==> flow/design.v <==
`timescale 1ns / 1ps
module debouncer (
    input  logic clk,
    input  logic rst_n,
    input  logic noisy_in,
    output logic clean_out,
    output logic tick_out
);
    parameter CLK_FREQ = 100_000_000;
    parameter DEBOUNCE_TIME_MS = 10;
    localparam COUNTER_MAX = (CLK_FREQ / 1000) * DEBOUNCE_TIME_MS;
    logic [1:0] sync_reg;
    always_ff @(posedge clk, negedge rst_n) begin
        if (!rst_n) begin
            sync_reg <= 2'b00;
        end else begin
            sync_reg <= {sync_reg[0], noisy_in};
        end
    end
    logic synced_in = sync_reg[1];
    logic [$clog2(COUNTER_MAX)-1:0] count_reg;
    logic count_done;
    assign count_done = (count_reg == COUNTER_MAX - 1);
    always_ff @(posedge clk, negedge rst_n) begin
        if (!rst_n) begin
            count_reg <= '0;
        end else if (clean_out != synced_in || count_done) begin
            count_reg <= '0;
        end else begin
            count_reg <= count_reg + 1'b1;
        end
    end
    always_ff @(posedge clk, negedge rst_n) begin
        if (!rst_n) begin
            clean_out <= 1'b0;
        end else if (count_done) begin
            clean_out <= synced_in;
        end
    end
    logic prev_clean_out;
    always_ff @(posedge clk, negedge rst_n) begin
        if (!rst_n) begin
            prev_clean_out <= 1'b0;
        end else begin
            prev_clean_out <= clean_out;
        end
    end
    assign tick_out = clean_out & ~prev_clean_out;
endmodule
### Step by step through the tools: debouncer

The steps from the RTL of debouncer to its reports follow in flow order.
Line numbers count from 1 in the design file above.
Operators: Yosys type, input widths -> output width; for muxes data width and select width s.
Not given: n/a

* top module: debouncer
* clock: clk
* library: sky130hd
* library corner: tt_025C_1v80

### After elaboration

Yosys after proc, flatten, opt, wreduce and memory -nomap, before mapping. Enables and synchronous resets that opt folds into registers are not counted as muxes. Memory bits, and registers merged into a memory's read port (data or address), are not among the register bits. Print and check cells are not counted. Equal cells are merged and count once.

* register bits after elaboration: 24
* output and inout port bits: 2

* bitwise operators: 2
* equality and inequality tests: 2
* mux-type cells: 1
* reduce/logical cells: 1
* add/subtract/negate cells: 1

Operator list (number)
* $add 20x1->20 const B: 1
* $eq 20x20->1 const B: 1
* $mux 20: 1
* $ne 1x1->1: 1
* $and 1x1->1: 1
* $logic_or 1x1->1: 1
* $not 1->1: 1

### Depth

Longest topological path by Yosys (ltp), each cell counted once; first at word level (registers and memories cut), then after technology mapping (sequential cells cut; the memories' decode and read muxes count).

* depth after elaboration: 3
* ABC_AREA: 0
* gate-level depth with buffers: 6
* gate-level depth less buffers: 5

### Mapped cells and area

Source: synth_stat.txt of the flow (Yosys; design flattened, memories mapped). It holds for the ABC_AREA given above (unset counts as 0); a run with the other value may have another netlist.

* buffers: 2
* cells in the netlist: 114
* flip-flop cells: 24
* mapped area: 1144.8 um2
* area of sequential cells: 600.6 um2

Cell types
* sky130_fd_sc_hd__dfrtp_1: number 24, area in all 600.576 um2
* sky130_fd_sc_hd__xnor2_1: number 9, area in all 78.826 um2
* sky130_fd_sc_hd__nor2_1: number 16, area in all 60.058 um2
* sky130_fd_sc_hd__xor2_1: number 4, area in all 35.034 um2
* sky130_fd_sc_hd__a21oi_1: number 6, area in all 30.029 um2
* sky130_fd_sc_hd__or4_1: number 4, area in all 30.029 um2
* sky130_fd_sc_hd__nand2_1: number 7, area in all 26.275 um2
* sky130_fd_sc_hd__nand3_1: number 5, area in all 25.024 um2
* sky130_fd_sc_hd__nand4_1: number 4, area in all 25.024 um2
* sky130_fd_sc_hd__nor4_1: number 4, area in all 25.024 um2
* sky130_fd_sc_hd__or3_1: number 4, area in all 25.024 um2
* sky130_fd_sc_hd__inv_1: number 6, area in all 22.522 um2
* sky130_fd_sc_hd__o31ai_4: number 1, area in all 21.27 um2
* sky130_fd_sc_hd__nand3_2: number 2, area in all 20.019 um2
* sky130_fd_sc_hd__nor3_1: number 3, area in all 15.014 um2
* sky130_fd_sc_hd__o21ai_0: number 3, area in all 15.014 um2
* sky130_fd_sc_hd__o31ai_1: number 2, area in all 15.014 um2
* sky130_fd_sc_hd__ha_1: number 1, area in all 12.512 um2

Other cell types: 7; their cells: 9.

### Worst setup path after synthesis

OpenSTA on the mapped netlist: ideal clock, no wires. The path of least setup slack (recovery checks aside). Input and output delay are each 20% of the period. Register names are those of the netlist, which keeps one name where synthesis merged equal registers.

* kind: register to register
* from: reg count_reg[0]
* to: reg count_reg[10]
* required time: 1.779 ns
* setup slack: -0.007 ns
* clock period: 1.9 ns
* data arrival time: 1.786 ns
* stages: 7
* library setup time: 0.121 ns
* delay of the path: 1.907 ns
* synthesis period reached: 1.907 ns

"delay of the path" is the arrival time less input delay plus setup time.
"stages": output pins that drive a net of the path, with the launching flip-flop's if there is one; two outputs of one cell count as two.
"synthesis period reached" is the clock period less the worst setup slack; recovery checks do not enter. This is arithmetic on one report: input and output delays are still those of the set period (20% each).
The rows between start and end are the longest chain of elaborated cells between them; the timing report does not say that the signal goes this way. Where chains are equally long, one stands for them.
A line is the first line of the expression or statement that the cell stems from. Yosys adds cells for indexed reads and writes and turns some case tables into memories.
At most two assigning lines are given for a register; there are more.

* path through: sky130_fd_sc_hd__dfrtp_1 -> sky130_fd_sc_hd__ha_1 -> sky130_fd_sc_hd__nand4_1 -> sky130_fd_sc_hd__or2_2 -> sky130_fd_sc_hd__o31ai_4 -> sky130_fd_sc_hd__buf_2 -> sky130_fd_sc_hd__nor2_1
* length of the longest elaborated chain: 3
* elaborated cells on any way between the ends: 4
* RTL lines with such cells: 3

RTL lines, path after synthesis
* from (decl): RTL line 21 `logic [$clog2(COUNTER_MAX)-1:0] count_reg;`
* from (assign): RTL line 26 `count_reg <= '0;`
* from (assign): RTL line 30 `count_reg <= count_reg + 1'b1;`
* $eq 20x20->1: RTL line 23 `assign count_done = (count_reg == COUNTER_MAX - 1);`
* $logic_or 1x1->1: RTL line 27 `end else if (clean_out != synced_in || count_done) begin`
* $mux 20: RTL line 27
* to (assign): RTL line 26
* to (assign): RTL line 30
* to (decl): RTL line 21

### Timing after layout

From the final timing report of flow run A: the path of least setup slack in the routed layout; clock arrival at registers is part of the times.

* kind: register to register
* from: reg count_reg[6]
* to: reg count_reg[17]
* clock period: 2.23 ns
* data arrival time: 2.20 ns
* stages: 5
* required time: 2.47 ns
* library setup time: 0.06 ns
* setup slack: 0.28 ns

The rows between start and end are the longest chain of elaborated cells between them; the timing report does not say that the signal goes this way. Where chains are equally long, one stands for them.
At most two assigning lines are given for a register; there are more.

* path through: sky130_fd_sc_hd__dfrtp_1 -> sky130_fd_sc_hd__nand3_2 -> sky130_fd_sc_hd__or4_1 -> sky130_fd_sc_hd__or4_1 -> sky130_fd_sc_hd__a21oi_1
* length of the longest elaborated chain: 3
* elaborated cells on any way between the ends: 4
* RTL lines with such cells: 3

RTL lines, path post-layout
* from (decl): RTL line 21 `logic [$clog2(COUNTER_MAX)-1:0] count_reg;`
* from (assign): RTL line 26 `count_reg <= '0;`
* from (assign): RTL line 30 `count_reg <= count_reg + 1'b1;`
* $eq 20x20->1: RTL line 23 `assign count_done = (count_reg == COUNTER_MAX - 1);`
* $logic_or 1x1->1: RTL line 27 `end else if (clean_out != synced_in || count_done) begin`
* $mux 20: RTL line 27
* to (assign): RTL line 26
* to (assign): RTL line 30
* to (decl): RTL line 21

==> results <==
Below are 2 stored runs of the flow (Yosys, OpenROAD; platform sky130hd) on debouncer, each with its settings and what was measured, unordered. Constraints: input delay and output delay 20% of the set period each, output load 0.01 pF.
By "period reached" is meant the clock period of the run minus its worst setup slack. This is arithmetic on one report: input and output delays are still those of the set period (20% each).
"critical path time" means the part of the period allowed to the worst setup path (the constraints hold back 20% at inputs and 20% at outputs) less its slack; where the path has registers, the arrival times of their clocks count too.
"power consumption" is the tool's figure for a default switching activity; nothing was simulated.

### Flow run A

==> flow/run.sh <==
#!/bin/bash
# the make line also repeats the synthesis and layout settings of config.mk as NAME=value (left out here)
make -C /OpenROAD-flow-scripts/flow DESIGN_CONFIG=/design/flow/config.mk WORK_HOME=/design/flow/orfs CLKGATE_MAP_FILE= finish
==> flow/config.mk <==
export PLATFORM = sky130hd
export DESIGN_NAME = debouncer
export DESIGN_NICKNAME = debouncer
export VERILOG_FILES = /design/flow/design.v
export SDC_FILE = /design/flow/constraint.sdc
export NUM_CORES = 4
export LEC_CHECK = 0
export CAP_MARGIN = 20
export CORE_MARGIN = 2
export CORE_UTILIZATION = 40
export SETUP_SLACK_MARGIN = -0.14
export SLEW_MARGIN = 20
==> flow/constraint.sdc <==
create_clock -name core_clock -period 2.23 [get_ports {clk}]
set_input_delay 0.4460 -clock core_clock [delete_from_list [all_inputs] [get_ports {clk}]]
set_output_delay 0.4460 -clock core_clock [all_outputs]
set_load 0.01 [all_outputs]

Results of flow run A:
- Worst setup slack after layout: 0.276 ns
- Final utilization: 46.0%
- Critical path time: 1.95 ns
- Worst path kind: register to register
- Die outline area: 3306.2 um2
- Power consumption: 661.6 uW
- Mapped cell area after synthesis: 1144.8 um2
- Final setup TNS: 0.000 ns
- Standard-cell area after layout: 1258.7 um2
- Period reached: 1.954 ns

### Flow run B

==> flow/run.sh <==
#!/bin/bash
# the make line also repeats the synthesis and layout settings of config.mk as NAME=value (left out here)
make -C /OpenROAD-flow-scripts/flow DESIGN_CONFIG=/design/flow/config.mk WORK_HOME=/design/flow/orfs CLKGATE_MAP_FILE= finish
==> flow/config.mk <==
export PLATFORM = sky130hd
export DESIGN_NAME = debouncer
export DESIGN_NICKNAME = debouncer
export VERILOG_FILES = /design/flow/design.v
export SDC_FILE = /design/flow/constraint.sdc
export NUM_CORES = 4
export LEC_CHECK = 0
export ABC_AREA = 1
export CAP_MARGIN = 5
export CELL_PAD_IN_SITES_DETAIL_PLACEMENT = 2
export CELL_PAD_IN_SITES_GLOBAL_PLACEMENT = 2
export CORE_ASPECT_RATIO = 0.5
export CORE_MARGIN = 2
export CORE_UTILIZATION = 34
export CTS_CLUSTER_SIZE = 47
export GPL_TIMING_DRIVEN = 0
export PLACE_DENSITY = 0.79
export SETUP_SLACK_MARGIN = 0.48
export SLEW_MARGIN = 20
==> flow/constraint.sdc <==
create_clock -name core_clock -period 1.93 [get_ports {clk}]
set_input_delay 0.3860 -clock core_clock [delete_from_list [all_inputs] [get_ports {clk}]]
set_output_delay 0.3860 -clock core_clock [all_outputs]
set_load 0.01 [all_outputs]

Results of flow run B:
- Worst setup slack after layout: 0.456 ns
- Final utilization: 44.8%
- Critical path time: 1.47 ns
- Worst path kind: register to register
- Die outline area: 4501.9 um2
- Power consumption: 956.9 uW
- Mapped cell area after synthesis: 1343.8 um2
- Final setup TNS: 0.000 ns
- Standard-cell area after layout: 1720.4 um2
- Period reached: 1.474 ns
