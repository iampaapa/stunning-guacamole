==> flow/design.v <==
`timescale 1ns / 1ps
module LED_mux (
    input  logic clk,
    input  logic rst_n,
    input  logic [6:0] in0, in1, in2, in3,
    output logic [6:0] seg_out,
    output logic [3:0] sel_out
);
    parameter CLK_FREQ = 100_000_000;
    parameter REFRESH_RATE_HZ = 1000;
    localparam COUNTER_MAX = CLK_FREQ / (REFRESH_RATE_HZ * 4);
    logic [$clog2(COUNTER_MAX)-1:0] prescaler_reg;
    logic [1:0] sel_reg;
    always_ff @(posedge clk, negedge rst_n) begin
        if (!rst_n) begin
            prescaler_reg <= '0;
            sel_reg <= '0;
        end else begin
            if (prescaler_reg == COUNTER_MAX - 1) begin
                prescaler_reg <= '0;
                sel_reg <= sel_reg + 1'b1;
            end else begin
                prescaler_reg <= prescaler_reg + 1'b1;
            end
        end
    end
    always_comb begin
        case (sel_reg)
            2'b00:  seg_out = in0;
            2'b01:  seg_out = in1;
            2'b10:  seg_out = in2;
            2'b11:  seg_out = in3;
            default: seg_out = 7'b1111111;
        endcase
    end
    assign sel_out = ~(4'b1 << sel_reg);
endmodule
=== From RTL to reports: LED_mux ===
What the tools print for LED_mux, step after step.
Line numbers count from 1 in the design file above.
Cell names lack the library's common part.
Not given: n/a

* Top module: LED_mux
* Clock: clk
* Cell library: sky130hd
* Corner: tt_025C_1v80

=== Word level ===
Yosys after proc, flatten, opt, wreduce and memory -nomap, before mapping. Enables and synchronous resets that opt folds into registers are not counted as muxes. Memory bits, and registers merged into a memory's read port (data or address), are not among the register bits. Print and check cells are not counted. Equal cells are merged and count once.

* Add/subtract/negate cells: 2
* Equal/unequal tests: 4
* Shift-type cells: 1
* Muxes and demuxes: 2
* Bitwise gates (word level): 1
* Reduce/logical cells: 1

{| class="wikitable"
|+ Operators by type and width
! operator !! number
|-
| parallel mux 7 bit (select 4 bit) || 1
|-
| adder 15 x 1 -> 15 bit with constant B || 1
|-
| == test 15 bit with constant B || 1
|-
| 2-to-1 mux 15 bit || 1
|-
| << shifter 1 x 2 -> 4 bit with constant A || 1
|-
| == test 2 bit with constant B || 2
|-
| NOT 4 bit || 1
|-
| adder 2 x 1 -> 2 bit with constant B || 1
|-
| == test 2 x 1 -> 1 bit with constant B || 1
|-
| zero test 2 bit || 1
|}

* Register bits after elaboration: 17
* Input bits: 30
* Output and inout port bits: 11
* Cells after elaboration: 13

=== Depth ===
Yosys ltp: most cells in a row. Word level: on the elaborated netlist, between registers, memories and ports. Mapped: between sequential cells and ports; inverters and the memories' decode and read muxes count.

* Word-level depth: 2
* ABC_AREA: 0
* Depth in mapped cells: 5
* Mapped depth without buffers: 5

=== After synthesis ===
Yosys stat after the flow's synthesis: flattened, memories mapped to cells. It holds for the ABC_AREA given above (unset counts as 0); a run with the other value may have another netlist.
The area totals of this step are shown rounded.

* Cell count: 104
* Synthesis area: 1040 um^2
* Sequential area: 425 um^2
* Flip-flop cells: 17
* Buffer cells: 5

{| class="wikitable"
|+ Cell types
! cell type !! number !! total area (um^2)
|-
| dfrtp_1 || 17 || 425.408
|-
| ha_1 || 6 || 75.072
|-
| a222oi_1 || 7 || 70.067
|-
| mux2i_1 || 7 || 70.067
|-
| xnor2_1 || 8 || 70.067
|-
| inv_1 || 15 || 56.304
|-
| xor2_1 || 5 || 43.792
|-
| nand3_1 || 6 || 30.029
|-
| nor2_1 || 7 || 26.275
|-
| nand4_1 || 4 || 25.024
|-
| nor3_1 || 4 || 20.019
|-
| and3_1 || 3 || 18.768
|-
| and4_1 || 2 || 17.517
|-
| clkbuf_1 || 4 || 15.014
|-
| mux2_4 || 1 || 15.014
|-
| buf_6 || 1 || 11.261
|-
| or4b_1 || 1 || 10.01
|-
| o31ai_1 || 1 || 7.507
|}

Other cell types: 5; their cells: 5.

=== Worst setup path after synthesis ===
Path of least setup slack by OpenSTA after synthesis, without wires, with an ideal clock, recovery checks aside; 20% of the period is set as input and as output delay. Where synthesis merged equal registers, the netlist keeps one of their names.

* Kind: register to output
* Start: register sel_reg[0]
* End: output seg_out[0]
* Period: 2.58 ns
* Output delay: 0.516 ns
* Launch time at the first pin: 0.000 ns
* Arrival: 1.299 ns
* Data required time: 2.064 ns
* Slack: 0.765 ns
* Delay of the path: 1.299 ns
* Stages on the path: 5
* Path buffers: 1
* Synthesis period reached: 1.815 ns

"delay of the path" = arrival - input delay + setup time.
A path that ends at an output port has no setup time.
"stages on the path": output pins that drive a net of the path, with the launching flip-flop's if there is one; two outputs of one cell count as two.
"synthesis period reached" = period - worst setup slack (recovery checks aside). The figure is calculated, with input and output delays left at 20% of the set period.
Between the ends stands the longest chain of elaborated cells between them, by number of cells; it is not shown to be the way that was timed. Of several equally long chains one is given.
A line is the first line of the expression or statement that the cell stems from. Yosys adds cells for indexed reads and writes and turns some case tables into memories.

* Cells stage by stage: dfrtp_1 inv_1 ha_1 clkbuf_1 mux2i_1
* Length of the longest elaborated chain: 2
* Elaborated cells on any way between the ends: 5
* Source lines of those cells: 1
* Classes of those cells: 3 x eq/ne; 1 x mux; 1 x reduce/logical

{| class="wikitable"
|+ Ends and longest elaborated chain, after synthesis
! what !! RTL line !! text
|-
| start, declared || 13 || <nowiki>logic [1:0] sel_reg;</nowiki>
|-
| start, assigned || 17 || <nowiki>sel_reg <= '0;</nowiki>
|-
| start, assigned || 21 || <nowiki>sel_reg <= sel_reg + 1'b1;</nowiki>
|-
| == test 2 bit || 28 || <nowiki>case (sel_reg)</nowiki>
|-
| parallel mux 7 bit (select 4 bit) || 28 ||
|-
| end, declared || 6 || <nowiki>output logic [6:0] seg_out,</nowiki>
|}

=== Worst path after layout ===
From the final timing report of flow run B: the path of least setup slack in the routed layout; clock arrival at registers is part of the times.

* Kind: register to output
* Start: register sel_reg[0]
* End: output seg_out[3]
* Period: 1.48 ns
* Output delay: 0.30 ns
* Launch time at the first pin: 0.25 ns
* Arrival: 1.59 ns
* Data required time: 1.18 ns
* Slack: -0.41 ns
* Stages on the path: 6
* Path buffers: 2

Between the ends stands the longest chain of elaborated cells between them, by number of cells; it is not shown to be the way that was timed. Of several equally long chains one is given.

* Cells stage by stage: dfrtp_2 buf_6 ha_4 a222oi_1 mux2i_1 buf_2
* Length of the longest elaborated chain: 2
* Elaborated cells on any way between the ends: 5
* Source lines of those cells: 1
* Classes of those cells: 3 x eq/ne; 1 x mux; 1 x reduce/logical

{| class="wikitable"
|+ Ends and longest elaborated chain, after layout
! what !! RTL line !! text
|-
| start, declared || 13 || <nowiki>logic [1:0] sel_reg;</nowiki>
|-
| start, assigned || 17 || <nowiki>sel_reg <= '0;</nowiki>
|-
| start, assigned || 21 || <nowiki>sel_reg <= sel_reg + 1'b1;</nowiki>
|-
| == test 2 bit || 28 || <nowiki>case (sel_reg)</nowiki>
|-
| parallel mux 7 bit (select 4 bit) || 28 ||
|-
| end, declared || 6 || <nowiki>output logic [6:0] seg_out,</nowiki>
|}

Ticket comment

Below are 2 stored runs of the flow (Yosys, OpenROAD; platform sky130hd) on LED_mux, each with its settings and what was measured, unordered. Constraints: input delay and output delay 20% of the set period each, output load 0.01 pF.
"achieved clock period": clock period set for the run, less the worst setup slack. It is reckoned from that one timing run; input and output delays stay at 20% of the period that was set.
By "power consumption" is meant OpenSTA's value without simulated activity: inputs other than the clock are taken to toggle once in ten clock periods, and the tool carries that through the logic.
Measured values are rounded.

=== Flow run A ===
{| class="wikitable"
! Setting !! Value
|-
| period_ns || 1.21
|-
| CORE_UTILIZATION || 49
|-
| SETUP_SLACK_MARGIN || 0.03
|-
| PLACE_DENSITY || 0.48
|-
| CORE_ASPECT_RATIO || 1.74
|-
| CELL_PAD_IN_SITES_GLOBAL_PLACEMENT || 2
|-
| TNS_END_PERCENT || 25
|-
| ABC_AREA || 0
|-
| GPL_ROUTABILITY_DRIVEN || 1
|-
| CAP_MARGIN || 25
|-
| MIN_ROUTING_LAYER || met2
|-
| MAX_ROUTING_LAYER || met5
|-
| CORE_MARGIN || 2
|-
| SLEW_MARGIN || 20
|}
No final report: placement broke off with GPL-0301.

=== Flow run B ===
{| class="wikitable"
! Setting !! Value
|-
| period_ns || 1.48
|-
| CORE_UTILIZATION || 17
|-
| PLACE_DENSITY_LB_ADDON || 0.08
|-
| CORE_ASPECT_RATIO || 1.46
|-
| CORE_MARGIN || 5
|-
| TNS_END_PERCENT || 85
|-
| GPL_TIMING_DRIVEN || 1
|-
| GPL_ROUTABILITY_DRIVEN || 0
|-
| CTS_CLUSTER_SIZE || 72
|-
| MAX_ROUTING_LAYER || met4
|-
| CAP_MARGIN || 20
|-
| SLEW_MARGIN || 20
|-
! Result !! Value
|-
| Chip area in the Yosys report || 1040 um^2
|-
| Overall die area || 7780 um^2
|-
| Standard-cell area after layout || 1830 um^2
|-
| Setup slack of the worst path || -0.405 ns
|-
| Setup TNS || -4.14 ns
|-
| Power consumption || 925 uW
|-
| Achieved clock period || 1.885 ns
|}
